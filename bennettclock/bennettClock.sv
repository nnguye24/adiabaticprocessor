==> flow/design.v <==
module bennett_clock #(
    parameter integer PHASES = 4
) (
    input wire clk,
    input wire reset,
    output reg [PHASES-1:0] clkp,
    output reg Mclk,
    output reg instFlag
);
    localparam MAX_STATE = 2 * PHASES + 1;
    localparam STATE_WIDTH = $clog2(MAX_STATE + 1);
    reg [STATE_WIDTH-1:0] state;
    always @(posedge clk) begin
      if (clkp[PHASES-2] == 1) begin
        Mclk <= 1;
      end else if (instFlag ==1) begin
        Mclk <= 0;
      end
    end
    always @(posedge clk or posedge reset) begin
        if (reset) begin
            state <= 0;
        end else begin
            if (state == MAX_STATE)
                state <= 0;
            else
                state <= state + 1;
        end
    end
    always @(*) begin
        integer i;
        instFlag = 1'b0;
        if (state == 0) begin
            clkp = '0;
            instFlag = 1'b1;
        end else if (state <= PHASES) begin
            for (i = 0; i < PHASES; i = i + 1) begin
                if (i < state - 1)
                    clkp[i] = 1'b1;
                else if (i == state - 1)
                    clkp[i] = 1'bx;
                else
                    clkp[i] = 1'b0;
            end
        end else if (state == PHASES + 1) begin
            clkp = '1;
        end else begin  
            for (i = 0; i < PHASES; i = i + 1) begin
                if (i < (MAX_STATE - state))
                    clkp[i] = 1'b1;
                else if (i == (MAX_STATE - state))
                    clkp[i] = 1'bx;
                else
                    clkp[i] = 1'b0;
            end
        end
    end
endmodule
Reports on bennett_clock
Tool output for the design above, in the order of the flow.
Line numbers count from 1 in the design file above.
{ "inputs": {"design": "bennett_clock", "clock_port": "clk", "cell_library": "sky130hd", "lib_corner": "tt_025C_1v80"} }

Elaborated design
Counts by Yosys on the flattened word-level netlist (proc, flatten, opt, wreduce; memories kept). Register bits leave out memories and registers merged into their read ports (data or address); mux counts leave out enables and synchronous resets folded into registers. Print and check cells are left out. Cells with the same type and inputs are merged into one.
{ "bits": {"register_bits": 5, "inputBits": 2, "output_inout_bits": 6, "word_cells": 52} }
{ "classes": {"n_addsub": 3, "cmp": 9, "n_eq": 8, "muxes": 27, "reduce_and_logical": 3} }
{ "op_table": {"columns": ["op", "n"], "rows": [
  ["less-than comparator 1 x 32 -> 1 bit (first input constant)", 4],
  ["less-than comparator 2 x 32 -> 1 bit (first input constant)", 4],
  ["== test 2 x 32 -> 1 bit (first input constant)", 4],
  ["== test 1 x 32 -> 1 bit (first input constant)", 2],
  ["zero test 32 bit", 2],
  ["2-to-1 mux 1 bit", 25],
  ["2-to-1 mux 4 bit", 2],
  ["subtractor 4 x 1 -> 5 bit (second input constant)", 1],
  ["subtractor 4 x 4 -> 5 bit (first input constant)", 1],
  ["adder 4 x 1 -> 4 bit (second input constant)", 1],
  ["less-or-equal comparator 4 x 3 -> 1 bit (second input constant)", 1],
  ["== test 4 x 3 -> 1 bit (second input constant)", 1],
  ["== test 4 bit (second input constant)", 1],
  ["zero test 4 bit", 1]
]} }

Longest topological paths
Depth = most cells in a row (Yosys ltp): at word level without a register or memory, in the mapped netlist without a sequential cell, where the memories' decode and read muxes count.
{ "logic_depth": {"word_depth": 7, "ABC_AREA": 1, "ltp_mapped": 9, "depth_no_buf": 9} }

Synthesis result
Yosys stat after the flow's synthesis: flattened, memories mapped to cells. It holds for the ABC_AREA given above (unset counts as 0); a run with the other value may have another netlist.
Totals and module areas in this step are rounded.
{ "mapped": {"cells": 58, "yosys_area_mm2": 0.00042, "seqArea_mm2": 0.00012, "ffs": 5, "n_buf": 0} }
{ "types": {"columns": ["cell_type", "n", "type_area_um2"], "rows": [
  ["sky130_fd_sc_hd__dfrtp_1", 4, 100.096],
  ["sky130_fd_sc_hd__ha_1", 8, 100.096],
  ["sky130_fd_sc_hd__nand2_1", 13, 48.797],
  ["sky130_fd_sc_hd__inv_1", 8, 30.029],
  ["sky130_fd_sc_hd__nor2_1", 8, 30.029],
  ["sky130_fd_sc_hd__dfxtp_1", 1, 20.019],
  ["sky130_fd_sc_hd__a21oi_1", 3, 15.014],
  ["sky130_fd_sc_hd__o21ai_0", 3, 15.014],
  ["sky130_fd_sc_hd__nand3_1", 2, 10.01],
  ["sky130_fd_sc_hd__nand3_2", 1, 10.01],
  ["sky130_fd_sc_hd__o21ai_2", 1, 8.758],
  ["sky130_fd_sc_hd__inv_2", 2, 7.507],
  ["sky130_fd_sc_hd__nand3b_1", 1, 7.507],
  ["sky130_fd_sc_hd__nand2_2", 1, 6.256],
  ["sky130_fd_sc_hd__nor2_2", 1, 6.256],
  ["sky130_fd_sc_hd__or2_0", 1, 6.256]
]} }

Timing after synthesis
Source: OpenSTA report_checks on the synthesized netlist (no wires, ideal clock, input and output delay 20% of the period each), path of least setup slack; recovery checks are left aside. Register names are those of the netlist, which keeps one name where synthesis merged equal registers.
{ "synth_timing": {"path_type": "reg-to-output", "start": "register state[2]", "end": "output port clkp[0]", "tclk_ns": 2.5, "output_delay_ns": 0.500, "launch_ns": 0.000, "arrival_time_ns": 1.461, "required_ns": 2.000, "setup_slack_ns": 0.539, "delay_ns": 1.461, "stages": 10, "path_buffers": 0, "period_less_setup_slack_ns": 1.961} }
"delay_ns" is the arrival time less input delay plus setup time.
A path that ends at an output port has no setup time.
"stages": output pins that drive a net of the path, with the launching flip-flop's if there is one; two outputs of one cell count as two.
"period_less_setup_slack_ns" is the clock period less the worst setup slack; recovery checks do not enter. This is arithmetic on one report: input and output delays are still those of the set period (20% each).
The rows between start and end are the longest chain of elaborated cells between them; the timing report does not say that the signal goes this way. Where chains are equally long, one stands for them.
Each line given opens the expression or statement behind the cell; cells for indexed reads and writes are added by Yosys, which also makes memories of some case tables.
A register here has more assigning lines than the two given.
{ "synth_via": {"cell_sequence": "sky130_fd_sc_hd__dfrtp_1 sky130_fd_sc_hd__inv_2 sky130_fd_sc_hd__ha_1 sky130_fd_sc_hd__ha_1 sky130_fd_sc_hd__nor2_1 sky130_fd_sc_hd__nand2_1 sky130_fd_sc_hd__nor2_1 sky130_fd_sc_hd__nand2_1 sky130_fd_sc_hd__nand3_1 sky130_fd_sc_hd__nand2_1", "elab_chain_len": 7, "cells_between": 16, "cone_classes": "add/sub (2); compare (3); eq/ne (1); mux (7); reduce/logical (3)"} }
{ "synth_lines": {"columns": ["element", "line", "rtl"], "rows": [
  ["start, declared", 12, "reg [STATE_WIDTH-1:0] state;"],
  ["start, assigned", 22, "state <= 0;"],
  ["start, assigned", 27, "state <= state + 1;"],
  ["subtractor 4 x 4 -> 5 bit", 51, "else if (i == (MAX_STATE - state))"],
  ["zero test 32 bit", 51, null],
  ["2-to-1 mux 1 bit", 51, null],
  ["2-to-1 mux 1 bit", 49, "if (i < (MAX_STATE - state))"],
  ["2-to-1 mux 1 bit", 45, "end else if (state == PHASES + 1) begin"],
  ["2-to-1 mux 1 bit", 36, "end else if (state <= PHASES) begin"],
  ["2-to-1 mux 4 bit", 33, "if (state == 0) begin"],
  ["end, declared", 6, "output reg [PHASES-1:0] clkp,"]
]} }

Path in the finished layout
From the final timing report of flow run A: the path of least setup slack in the routed layout; clock arrival at registers is part of the times.
{ "layout_timing": {"path_type": "reg-to-output", "start": "register state[1]", "end": "output port clkp[2]", "tclk_ns": 2.53, "output_delay_ns": 0.51, "launch_ns": 0.24, "arrival_time_ns": 1.75, "required_ns": 2.02, "setup_slack_ns": 0.28, "stages": 12, "path_buffers": 2} }
The rows between start and end are the longest chain of elaborated cells between them; the timing report does not say that the signal goes this way. Where chains are equally long, one stands for them.
A register here has more assigning lines than the two given.
{ "layout_via": {"cell_sequence": "sky130_fd_sc_hd__dfrtp_1 sky130_fd_sc_hd__inv_2 sky130_fd_sc_hd__ha_4 sky130_fd_sc_hd__ha_4 sky130_fd_sc_hd__nor2_4 sky130_fd_sc_hd__nand2_1 sky130_fd_sc_hd__nor2_2 sky130_fd_sc_hd__buf_4 sky130_fd_sc_hd__nand3b_1 sky130_fd_sc_hd__nand2_1 sky130_fd_sc_hd__inv_1 sky130_fd_sc_hd__buf_2", "elab_chain_len": 7, "cells_between": 16, "cone_classes": "add/sub (2); compare (3); eq/ne (3); mux (7); reduce/logical (1)"} }
{ "layout_lines": {"columns": ["element", "line", "rtl"], "rows": [
  ["start, declared", 12, "reg [STATE_WIDTH-1:0] state;"],
  ["start, assigned", 22, "state <= 0;"],
  ["start, assigned", 27, "state <= state + 1;"],
  ["subtractor 4 x 4 -> 5 bit", 51, "else if (i == (MAX_STATE - state))"],
  ["== test 2 x 32 -> 1 bit", 51, null],
  ["2-to-1 mux 1 bit", 51, null],
  ["2-to-1 mux 1 bit", 49, "if (i < (MAX_STATE - state))"],
  ["2-to-1 mux 1 bit", 45, "end else if (state == PHASES + 1) begin"],
  ["2-to-1 mux 1 bit", 36, "end else if (state <= PHASES) begin"],
  ["2-to-1 mux 4 bit", 33, "if (state == 0) begin"],
  ["end, declared", 6, "output reg [PHASES-1:0] clkp,"]
]} }

# Flow runs of bennett_clock

Settings and measured results of 2 stored flow runs for module bennett_clock (sky130hd), not sorted in any way. The constraints put input and output delay at 20% of the set period each and load the outputs with 0.01 pF.
"period reached" = clock period - worst setup slack. The figure is calculated, with input and output delays left at 20% of the set period.
"worst setup path time" = time allowed to the worst setup path (clock period - input delay - output delay, where it has them) - its slack; a late launch clock adds to it, a late capture clock takes from it.
"total design power" rests on the timing tool's default activity at the inputs, not on a simulated workload.
The results are shown rounded.

==> flow run A: settings <==
{ "period_ns": 2.53, "CORE_UTILIZATION": 37, "SETUP_SLACK_MARGIN": 0.41, "PLACE_DENSITY": 0.5, "HOLD_SLACK_MARGIN": 0.28, "ABC_AREA": 1, "CTS_CLUSTER_DIAMETER": 271, "MAX_ROUTING_LAYER": "met5", "CAP_MARGIN": 20, "CORE_MARGIN": 2, "SLEW_MARGIN": 20 }
==> flow run A: results <==
final worst hold slack: 0.45 ns
area inside the die boundary: 0.0014 mm2
total design power: 180 µW
setup slack of the worst path: 0.28 ns
standard-cell area after layout: 0.00063 mm2
synthesis area: 0.00042 mm2
setup TNS: 0.000 ns
worst setup path time: 1.75 ns
critical path kind: reg-to-output
final design utilization: 58%
period reached: 2.254 ns

==> flow run B: settings <==
{ "period_ns": 1.71, "CORE_UTILIZATION": 67, "SETUP_SLACK_MARGIN": -0.17, "CORE_ASPECT_RATIO": 1.0, "CELL_PAD_IN_SITES_GLOBAL_PLACEMENT": 2, "CTS_CLUSTER_SIZE": 44, "CAP_MARGIN": 30, "CORE_MARGIN": 2, "SLEW_MARGIN": 20 }
==> flow run B: results <==
no results, floorplanning failed with PDN-0185
