==> flow/design.v <==
module bennett_clock_noX #(
    parameter WIDTH = 11
)(
    input wire clk,
    input wire reset,
    output reg instFlag,	 
  	output reg Mclk,	 
    output reg [WIDTH-1:0] clkn,
    output reg [WIDTH-1:0] clkp
);
    localparam IDLE = 2'b00;
    localparam RAMP_UP = 2'b01;
    localparam RAMP_DOWN = 2'b10;
    reg [1:0] state;
  	reg [3:0] counter;
    integer i;
    initial begin
      	Mclk <= 0;
        instFlag <= 0;
        clkn = {WIDTH{1'b1}};
        clkp = {WIDTH{1'b0}};
        state = IDLE;
        counter <= 0;
    end
    always @(posedge clk or posedge reset) begin
        if (reset) begin
            instFlag <= 0;
            clkn <= {WIDTH{1'b1}};
            clkp <= {WIDTH{1'b0}};
            state <= IDLE;
            counter <= 1;
        end else begin
            case (state)
                IDLE: begin
                    instFlag <= 0;
                    state <= RAMP_UP;
                    clkn <= {WIDTH{1'b1}};
                    clkp <= {WIDTH{1'b0}};
                    clkn[0] <= 1'b0;
                    clkp[0] <= 1'b1;
                    counter <= 1;
                  	Mclk <= 0;
                end
                RAMP_UP: begin
                    if (counter < WIDTH) begin
                        for (i = 0; i < WIDTH; i = i + 1) begin
                            if (i <= counter) begin
                                clkn[i] <= 1'b0;
                                clkp[i] <= 1'b1;
                            end else begin
                                clkn[i] <= 1'b1;
                                clkp[i] <= 1'b0;
                            end
                        end
                        counter <= counter + 1;
                    end
                  if (counter == WIDTH-1) begin	 
                        state <= RAMP_DOWN;
                      	Mclk <= 1;
                        counter <= 1;
                    end
                end
                RAMP_DOWN: begin
                    if (counter < WIDTH) begin
                        for (i = 0; i < WIDTH; i = i + 1) begin
                          if (i < WIDTH - counter) begin
                                clkn[i] <= 1'b0;
                                clkp[i] <= 1'b1;
                            end else begin
                                clkn[i] <= 1'b1;
                                clkp[i] <= 1'b0;
                            end
                        end
                        counter <= counter + 1;
                    end else begin
                        clkn <= {WIDTH{1'b1}};
                    	clkp <= {WIDTH{1'b0}};
                        instFlag <= 1;
                        state <= IDLE;
                    end
                end
                default: state <= IDLE;
            endcase
        end
    end
endmodule
* Step by step through the tools: bennett_clock_noX
The steps from the RTL of bennett_clock_noX to its reports follow in flow order.
Lines are those of the file above, counted from 1.
Cell names lack the library's common part.
The mark n/a stands for no value.
- Top :: bennett_clock_noX
- Clock input :: clk
- Standard-cell library :: sky130hd
- Library corner :: tt_025C_1v80

* Word level
Yosys after proc, flatten, opt, wreduce and memory -nomap, before mapping. Memory bits, and registers merged into a memory's read port (data or address), are not among the register bits. Print and check cells are not counted. Equal cells are merged and count once.
- Bitwise logic cells :: 1
- Order comparisons :: 23
- Reductions and logical operators :: 8
- $add $sub $neg :: 2
- Muxes and demuxes :: 120
- Eq/ne operators :: 6
** Operators by type and width (number)
- < comparator 3 x 32 -> 1 bit (first input constant) :: 4
- < comparator 4 x 32 -> 1 bit (first input constant) :: 3
- two-way mux 1 bit :: 90
- parallel mux 1 bit (select 3 bit) :: 22
- < comparator 1 x 32 -> 1 bit (first input constant) :: 2
- < comparator 2 x 32 -> 1 bit (first input constant) :: 2
- less-or-equal comparator 3 x 4 -> 1 bit (first input constant) :: 4
- less-or-equal comparator 4 bit (first input constant) :: 3
- parallel mux 4 bit (select 3 bit) :: 1
- less-or-equal comparator 1 x 4 -> 1 bit (first input constant) :: 2
- less-or-equal comparator 2 x 4 -> 1 bit (first input constant) :: 2
- two-way mux 4 bit :: 2
- inequality test 2 bit (second input constant) :: 3
- AND reduction 2 bit :: 3
- parallel mux 2 bit (select 3 bit) :: 1
- subtractor 4 x 4 -> 5 bit (first input constant) :: 1
- nonzero test 2 bit :: 2
- adder 4 x 1 -> 4 bit (second input constant) :: 1
- < comparator 4 bit (second input constant) :: 1
- equality test 4 bit (second input constant) :: 1
- parallel mux 1 bit (select 2 bit) :: 2
- two-way mux 2 bit :: 2
- AND reduction 3 bit :: 1
- nonzero test 3 bit :: 1
- equality test 2 x 1 -> 1 bit (second input constant) :: 1
- equality test 2 bit (second input constant) :: 1
- logical NOT 2 bit :: 1
- NOT 1 bit :: 1
- Elaborated cells :: 166
- Output and inout port bits :: 24
- Flip-flop bits (word level) :: 30
- Bits of input ports :: 2

* Longest topological paths
Longest topological path by Yosys (ltp), each cell counted once; first at word level (registers and memories cut), then after technology mapping (sequential cells cut; the memories' decode and read muxes count).
- Word-level depth :: 5
- ABC_AREA :: 0
- Mapped depth :: 8
- Gate-level depth less buffers :: 6

* After synthesis
The flow's flattened synthesis, as Yosys stat reports it; memories are mapped. The netlist is that of the ABC_AREA named above (0 if unset); the other value can give another one.
Totals and module areas in this step are rounded.
- Mapped cells :: 210
- Sequential part of the area :: 770 um^2
- Flip-flops :: 30
- Chip area (Yosys) :: 1900 um^2
- Buffers :: 13
** Cells by type
- dfrtp_1 :: number 17, total area 425.408 um^2
- dfstp_2 :: number 12, total area 315.302 um^2
- ha_1 :: number 13, total area 162.656 um^2
- a21oi_1 :: number 18, total area 90.086 um^2
- nor2_1 :: number 22, total area 82.579 um^2
- nand2_1 :: number 20, total area 75.072 um^2
- buf_6 :: number 6, total area 67.565 um^2
- o21ai_0 :: number 13, total area 65.062 um^2
- a31oi_1 :: number 8, total area 50.048 um^2
- nand2b_1 :: number 6, total area 37.536 um^2
- nor2b_1 :: number 6, total area 37.536 um^2
- a32oi_1 :: number 4, total area 35.034 um^2
- inv_1 :: number 9, total area 33.782 um^2
- a221o_1 :: number 3, total area 30.029 um^2
- edfxtp_1 :: number 1, total area 30.029 um^2
- a21o_1 :: number 3, total area 22.522 um^2
- clkbuf_1 :: number 5, total area 18.768 um^2
- or2_2 :: number 3, total area 18.768 um^2
Other cell types: 30; their cells: 41.

* Worst setup path after synthesis
Path of least setup slack by OpenSTA after synthesis, without wires, with an ideal clock, recovery checks aside; 20% of the period is set as input and as output delay. Where synthesis merged equal registers, the netlist keeps one of their names.
- Path type :: register -> register
- From :: reg counter[2]
- To :: reg counter[3]
- Required time :: 1.944 ns
- Launch time at the first pin :: 0.000 ns
- Path delay :: 1.779 ns
- Stages on the path :: 8
- Arrival :: 1.653 ns
- Buffers on the path :: 1
- Setup slack :: 0.291 ns
- Clock period :: 2.07 ns
- Library setup time :: 0.126 ns
- Period reached after synthesis :: 1.779 ns
"path delay" = arrival - input delay + setup time.
"stages on the path" counts driving pins, that of a launching flip-flop among them; a cell with two outputs on the path counts twice.
"period reached after synthesis" is the clock period less the worst setup slack; recovery checks do not enter. This is arithmetic on one report: input and output delays are still those of the set period (20% each).
The rows between start and end are the longest chain of elaborated cells between them; the timing report does not say that the signal goes this way. Where chains are equally long, one stands for them.
A line is the first line of the expression or statement that the cell stems from. Yosys adds cells for indexed reads and writes and turns some case tables into memories.
At most two assigning lines are given for a register; there are more.
- Path through :: dfrtp_1 inv_1 ha_1 buf_2 a311oi_1 nand2_1 xnor2_1 nor2_1
- Length of the longest elaborated chain :: 4
- Elaborated cells on any way between the ends :: 6
- Those cells by class :: 1 x add/sub; 1 x compare; 1 x eq/ne; 3 x mux
** Ends and longest elaborated chain, post-synthesis
- start: declaration :: RTL line 15 : reg [3:0] counter;
- start: assignment :: RTL line 55 : counter <= counter + 1;
- start: assignment :: RTL line 74 : counter <= counter + 1;
- adder 4 x 1 -> 4 bit :: RTL line 55
- two-way mux 4 bit :: RTL line 45 : if (counter < WIDTH) begin
- two-way mux 4 bit :: RTL line 57 : if (counter == WIDTH-1) begin
- parallel mux 4 bit (select 3 bit) :: RTL line 33 : case (state)
- end: assignment :: RTL line 55
- end: assignment :: RTL line 74
- end: declaration :: RTL line 15

* Path in the finished layout
From the final timing report of record 1: the path of least setup slack in the routed layout; clock arrival at registers is part of the times.
- Path type :: register -> register
- From :: reg counter[2]
- To :: reg clkn[5]
- Launch time at the first pin :: 0.30 ns
- Clock period :: 2.45 ns
- Stages on the path :: 8
- Buffers on the path :: 1
- Setup slack :: 0.22 ns
- Arrival :: 2.43 ns
- Library setup time :: 0.09 ns
- Required time :: 2.65 ns
The rows between start and end are the longest chain of elaborated cells between them; the timing report does not say that the signal goes this way. Where chains are equally long, one stands for them.
At most two assigning lines are given for a register; there are more.
- Path through :: dfrtp_1 inv_1 ha_1 a31o_1 a21o_1 buf_4 nor2_2 a31oi_1
- Length of the longest elaborated chain :: 5
- Elaborated cells on any way between the ends :: 11
- Those cells by class :: 1 x add/sub; 3 x compare; 1 x eq/ne; 5 x mux; 1 x reduce/logical
** Ends and longest elaborated chain, post-layout
- start: declaration :: RTL line 15 : reg [3:0] counter;
- start: assignment :: RTL line 55 : counter <= counter + 1;
- start: assignment :: RTL line 74 : counter <= counter + 1;
- subtractor 4 x 4 -> 5 bit :: RTL line 66 : if (i < WIDTH - counter) begin
- < comparator 3 x 32 -> 1 bit :: RTL line 66
- two-way mux 1 bit :: RTL line 66
- two-way mux 1 bit :: RTL line 64 : if (counter < WIDTH) begin
- parallel mux 1 bit (select 3 bit) :: RTL line 33 : case (state)
- end: assignment :: RTL line 28 : clkn <= {WIDTH{1'b1}};
- end: assignment :: RTL line 37 : clkn <= {WIDTH{1'b1}};
- end: declaration :: RTL line 8 : output reg [WIDTH-1:0] clkn,

Lab notebook: bennett_clock_noX

Settings and measured results of 2 stored flow runs for module bennett_clock_noX (sky130hd), not sorted in any way. The constraints put input and output delay at 20% of the set period each and load the outputs with 0.01 pF.
By "time on the worst setup path" is meant the share of the clock period that the worst setup path is allowed (20% is reserved at inputs, 20% at outputs), minus its slack. Clock arrival times at its registers enter into it.
The results are shown rounded.

** Record 1
- Settings :: period_ns=2.45; CORE_UTILIZATION=27; PLACE_DENSITY=0.56; HOLD_SLACK_MARGIN=-0.05; CORE_MARGIN=2; CELL_PAD_IN_SITES_GLOBAL_PLACEMENT=3; GPL_ROUTABILITY_DRIVEN=0; CTS_CLUSTER_DIAMETER=126; MIN_ROUTING_LAYER=met2; CAP_MARGIN=20; SLEW_MARGIN=20
- Synthesis area :: 1900 um^2
- Total die area :: 7800 um^2
- Final design utilization :: 35 %
- Worst setup slack after layout :: 0.22 ns
- Final setup TNS :: 0.000 ns
- Time on the worst setup path :: 2.23 ns
- Critical path type :: register -> register

** Record 2
- Settings :: period_ns=1.58; CORE_UTILIZATION=21; PLACE_DENSITY_LB_ADDON=0.24; CORE_MARGIN=10; CELL_PAD_IN_SITES_GLOBAL_PLACEMENT=3; CELL_PAD_IN_SITES_DETAIL_PLACEMENT=2; CAP_MARGIN=40; SLEW_MARGIN=20
- Synthesis area :: 1900 um^2
- Total die area :: 13000 um^2
- Final design utilization :: 37 %
- Worst setup slack after layout :: -0.18 ns
- Final setup TNS :: -3.2 ns
- Time on the worst setup path :: 1.76 ns
- Critical path type :: register -> register
